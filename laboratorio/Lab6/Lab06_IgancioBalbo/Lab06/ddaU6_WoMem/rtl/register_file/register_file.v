==> flow/design.v <==
module register_file
  (
   out_rf_to_micro_data              ,
   out_soft_reset                    ,
   out_enables_module                ,
   in_log_capture_data               ,
   in_micro_to_rf_data               ,
   in_reset                          ,
   log_ram_run_from_micro            ,
   log_read_devices                  ,
   clock
   );
   parameter NB_GPIOS              = 32;
   parameter NB_ENABLE_TOTAL       = 2 + 2;
   parameter NB_GPIO_DATA          = 23;
   parameter NB_GPIO_ADDRESS       = 8;
   parameter NB_LOG_READ_DEVICES   = 15 + 1 + 1;
   output reg [NB_GPIOS            - 1 : 0] out_rf_to_micro_data ;
   output reg                               out_soft_reset       ;
   output reg [NB_ENABLE_TOTAL     - 1 : 0] out_enables_module   ;
   input [NB_GPIOS                 - 1 : 0] in_log_capture_data  ;
   input [NB_GPIOS                 - 1 : 0] in_micro_to_rf_data  ;
   input                                    in_reset             ;
   input                                    clock                ;
   output reg                               log_ram_run_from_micro;
   output reg [NB_LOG_READ_DEVICES - 1 : 0] log_read_devices;
   reg [NB_GPIOS - 1 : 0]               from_micro_data;
   wire [NB_GPIO_DATA - 1 : 0]          micro_data;
   wire                                 micro_reg_en;
   wire [NB_GPIO_ADDRESS - 1 : 0]       micro_dir;
   reg [NB_GPIO_ADDRESS - 1 : 0]        gpio_return_select;
   assign micro_data   = from_micro_data[22:0];
   assign micro_reg_en = from_micro_data[23];
   assign micro_dir    = from_micro_data[31:24];
   always @(posedge clock) begin:crossregs
	  from_micro_data  <= in_micro_to_rf_data;
   end
   always @(posedge clock) begin:regs
	    if(in_reset) begin
	       gpio_return_select                 <= {NB_GPIO_ADDRESS{1'd0}};
         out_soft_reset                     <= 1'd1;
         out_enables_module                 <= {NB_ENABLE_TOTAL{1'd0}};
         log_ram_run_from_micro             <= 1'd0;
         log_read_devices                   <= {NB_LOG_READ_DEVICES{1'b0}};
	  end
	  else begin
	     if(micro_reg_en) begin	
	        case(micro_dir)
		        8'd0  : gpio_return_select                 <= micro_data[NB_GPIO_ADDRESS-1:0]  ;
            8'd1  : out_soft_reset                     <= micro_data[0]    ;
            8'd2  : out_enables_module                 <= micro_data[NB_ENABLE_TOTAL-1:0]  ;
            8'd6  : log_ram_run_from_micro             <= micro_data[0];
            8'd7  : log_read_devices                   <= micro_data[NB_LOG_READ_DEVICES-1:0];
            default: gpio_return_select                <= micro_data[NB_GPIO_ADDRESS-1:0]  ;
	        endcase  
	     end
	  end  
   end  
   always @ (posedge clock) begin
      case(gpio_return_select)
	    8'd0    : out_rf_to_micro_data <= in_log_capture_data;
	    default : out_rf_to_micro_data <= in_log_capture_data;
      endcase  
   end  
endmodule  
Tool chain data of register_file
The steps from the RTL of register_file to its reports follow in flow order.
Line numbers count from 1 in the design file above.
Operators carry their Yosys type and port widths (W data, S select, Z words).
Library cell names are shortened.
Not given: --
Set-up
  top module: register_file
  clock: clock
  standard-cell library: sky130hd
  corner: tt_025C_1v80

Word level
Source: Yosys, flattened and elaborated, memories not mapped. Widths are those after wreduce. Registers that Yosys merges into a memory's read port (data or address) are not register bits. Print and check cells do not count. Equal cells are merged and count once.
Bit counts
  flip-flop bits (word level): 87
  input port bits: 66
  output and inout port bits: 55
  word-level cells: 14
Cells by class
  equal/unequal tests: 4
  reductions and logical operators: 4
Operators by type and width (count)
  $eq A8 B3 Y1 const B: 2
  $reduce_and A2 Y1: 4
  $eq A8 B1 Y1 const B: 1
  $eq A8 B2 Y1 const B: 1

Depth
Longest topological path by Yosys (ltp), each cell counted once; first at word level (registers and memories cut), then after technology mapping (sequential cells cut; the memories' decode and read muxes count).
Logic depth
  depth in word-level cells: 2
  ABC_AREA: 0
  gate-level depth with buffers: 5
  depth with buffers taken out: 3

Netlist
Yosys stat after the flow's synthesis: flattened, memories mapped to cells. It holds for the ABC_AREA given above (unset counts as 0); a run with the other value may have another netlist.
Totals and module areas in this step are rounded.
Mapped netlist
  cell count: 160
  mapped area: 2230 µm²
  sequential part of the area: 1620 µm²
  flip-flop cells: 81
  buffers: 6
Cells by type
  dfxtp_1: count 81, area in all 1.62E+03 µm²
  nand2b_1: count 39, area in all 243.984 µm²
  mux2i_1: count 23, area in all 230.221 µm²
  buf_12: count 2, area in all 40.038 µm²
  nor4_4: count 1, area in all 21.27 µm²
  clkbuf_1: count 4, area in all 15.014 µm²
  and4_4: count 1, area in all 11.261 µm²
  nand3_1: count 2, area in all 10.01 µm²
  and3b_1: count 1, area in all 8.758 µm²
  nor2_1: count 2, area in all 7.507 µm²
  nor3b_1: count 1, area in all 7.507 µm²
  nand4_1: count 1, area in all 6.256 µm²
  nor2b_1: count 1, area in all 6.256 µm²
  nor3_1: count 1, area in all 5.005 µm²

Path before layout
Path of least setup slack by OpenSTA after synthesis, without wires, with an ideal clock, recovery checks aside; 20% of the period is set as input and as output delay. Where synthesis merged equal registers, the netlist keeps one of their names.
Timing post-synthesis
  kind: reg-to-reg
  from: register from_micro_data[29]
  to: register log_read_devices[10]
  clock period: 1370 ps
  setup time: 72 ps
  time at the first pin: 0 ps
  data arrival time: 1293 ps
  data required time: 1298 ps
  path slack: 6 ps
  path delay: 1365 ps
  stages on the path: 6
  buffers on the path: 2
  period reached after synthesis: 1364 ps
"path delay" = arrival - input delay + setup time.
"stages on the path": output pins that drive a net of the path, with the launching flip-flop's if there is one; two outputs of one cell count as two.
"period reached after synthesis" is the clock period less the worst setup slack; recovery checks do not enter. This is arithmetic on one report: input and output delays are still those of the set period (20% each).
Between the ends stands the longest chain of elaborated cells between them, by number of cells; it is not shown to be the way that was timed. Of several equally long chains one is given.
A line is the first line of the expression or statement that the cell stems from. Yosys adds cells for indexed reads and writes and turns some case tables into memories.
On the way, post-synthesis
  cells stage by stage: dfxtp_1 > nor4_4 > and4_4 > buf_12 > buf_12 > mux2i_1
  cells in the longest elaborated chain: 2
  elaborated cells between the ends (all ways): 2
  source lines of those cells: 1
  those cells by class: 1 x eq/ne; 1 x reduce/logical
RTL lines, path post-synthesis
  start, declared: line 27  | reg [NB_GPIOS - 1 : 0]               from_micro_data;
  start, assigned: line 36  | from_micro_data <= in_micro_to_rf_data;
  $eq A8 B3 Y1: line 48  | case(micro_dir)
  $reduce_and A2 Y1
  end, assigned: line 44  | log_read_devices                   <= {NB_LOG_READ_DEVICES{1'b0}};
  end, assigned: line 53  | 8'd7  : log_read_devices                   <= micro_data[NB_LOG_READ_DEVICES-1:0];
  end, declared: line 26  | output reg [NB_LOG_READ_DEVICES - 1 : 0] log_read_devices;

Worst path after layout
From the final timing report of flow run A: the path of least setup slack in the routed layout; clock arrival at registers is part of the times.
The report prints the path's times to 10 ps; the period is as set.
Timing post-layout
  kind: reg-to-output
  from: register log_read_devices[0]
  to: output port log_read_devices[0]
  clock period: 2040 ps
  output delay: 410 ps
  time at the first pin: 330 ps
  data arrival time: 1240 ps
  data required time: 1630 ps
  path slack: 390 ps
  stages on the path: 2
  buffers on the path: 1
On the way, post-layout
  cells stage by stage: dfxtp_1 > clkdlybuf4s50_1
  cells in the longest elaborated chain: 0
  elaborated cells between the ends (all ways): 0
  source lines of those cells: 0
RTL lines, path post-layout
  start, declared: line 26  | output reg [NB_LOG_READ_DEVICES - 1 : 0] log_read_devices;
  start, assigned: line 44  | log_read_devices                   <= {NB_LOG_READ_DEVICES{1'b0}};
  start, assigned: line 53  | 8'd7  : log_read_devices                   <= micro_data[NB_LOG_READ_DEVICES-1:0];
  end, declared: line 26

Memo
Re: implementation data of register_file

register_file through Yosys and OpenROAD on sky130hd: 2 stored runs, unordered, with their settings and measured results. The constraints put input and output delay at 20% of the set period each and load the outputs with 0.01 pF.
"clock period reached" means the clock period less the worst setup slack. The figure is calculated, with input and output delays left at 20% of the set period.
By "worst path time" is meant the share of the clock period that the worst setup path is allowed (20% is reserved at inputs, 20% at outputs), minus its slack. Clock arrival times at its registers enter into it.
"total power after layout" rests on the timing tool's default activity at the inputs, not on a simulated workload.
"worst path time" is given in steps of 10 ps.
Values from the reports are rounded here.

==> flow run A: settings <==
{ "period_ns": 2.04, "CORE_UTILIZATION": 26, "PLACE_DENSITY": 0.88, "ABC_AREA": 0, "CTS_CLUSTER_DIAMETER": 52, "SLEW_MARGIN": 15, "CAP_MARGIN": 20, "CORE_MARGIN": 2 }
==> flow run A: results <==
total power after layout: 3.16 mW
worst setup slack after layout: 389 ps
total negative slack: 0 ps
clock period reached: 1,651 ps
standard-cell area of the final layout: 3,680 µm²
worst hold slack: 459 ps
utilization after routing: 44.5 %
post-synthesis cell area: 2,230 µm²
worst path time: 1,240 ps
critical path kind: reg-to-output
die footprint: 9,350 µm²

==> flow run B: settings <==
{ "period_ns": 2.23, "CORE_UTILIZATION": 27, "SETUP_SLACK_MARGIN": 0.33, "PLACE_DENSITY": 0.52, "CORE_ASPECT_RATIO": 0.77, "CELL_PAD_IN_SITES_DETAIL_PLACEMENT": 2, "GPL_ROUTABILITY_DRIVEN": 1, "CAP_MARGIN": 20, "CORE_MARGIN": 2, "SLEW_MARGIN": 20 }
==> flow run B: results <==
total power after layout: 2.88 mW
worst setup slack after layout: 515 ps
total negative slack: 0 ps
clock period reached: 1,715 ps
standard-cell area of the final layout: 3,670 µm²
worst hold slack: 458 ps
utilization after routing: 45.2 %
post-synthesis cell area: 2,230 µm²
worst path time: 1,270 ps
critical path kind: reg-to-output
die footprint: 9,030 µm²
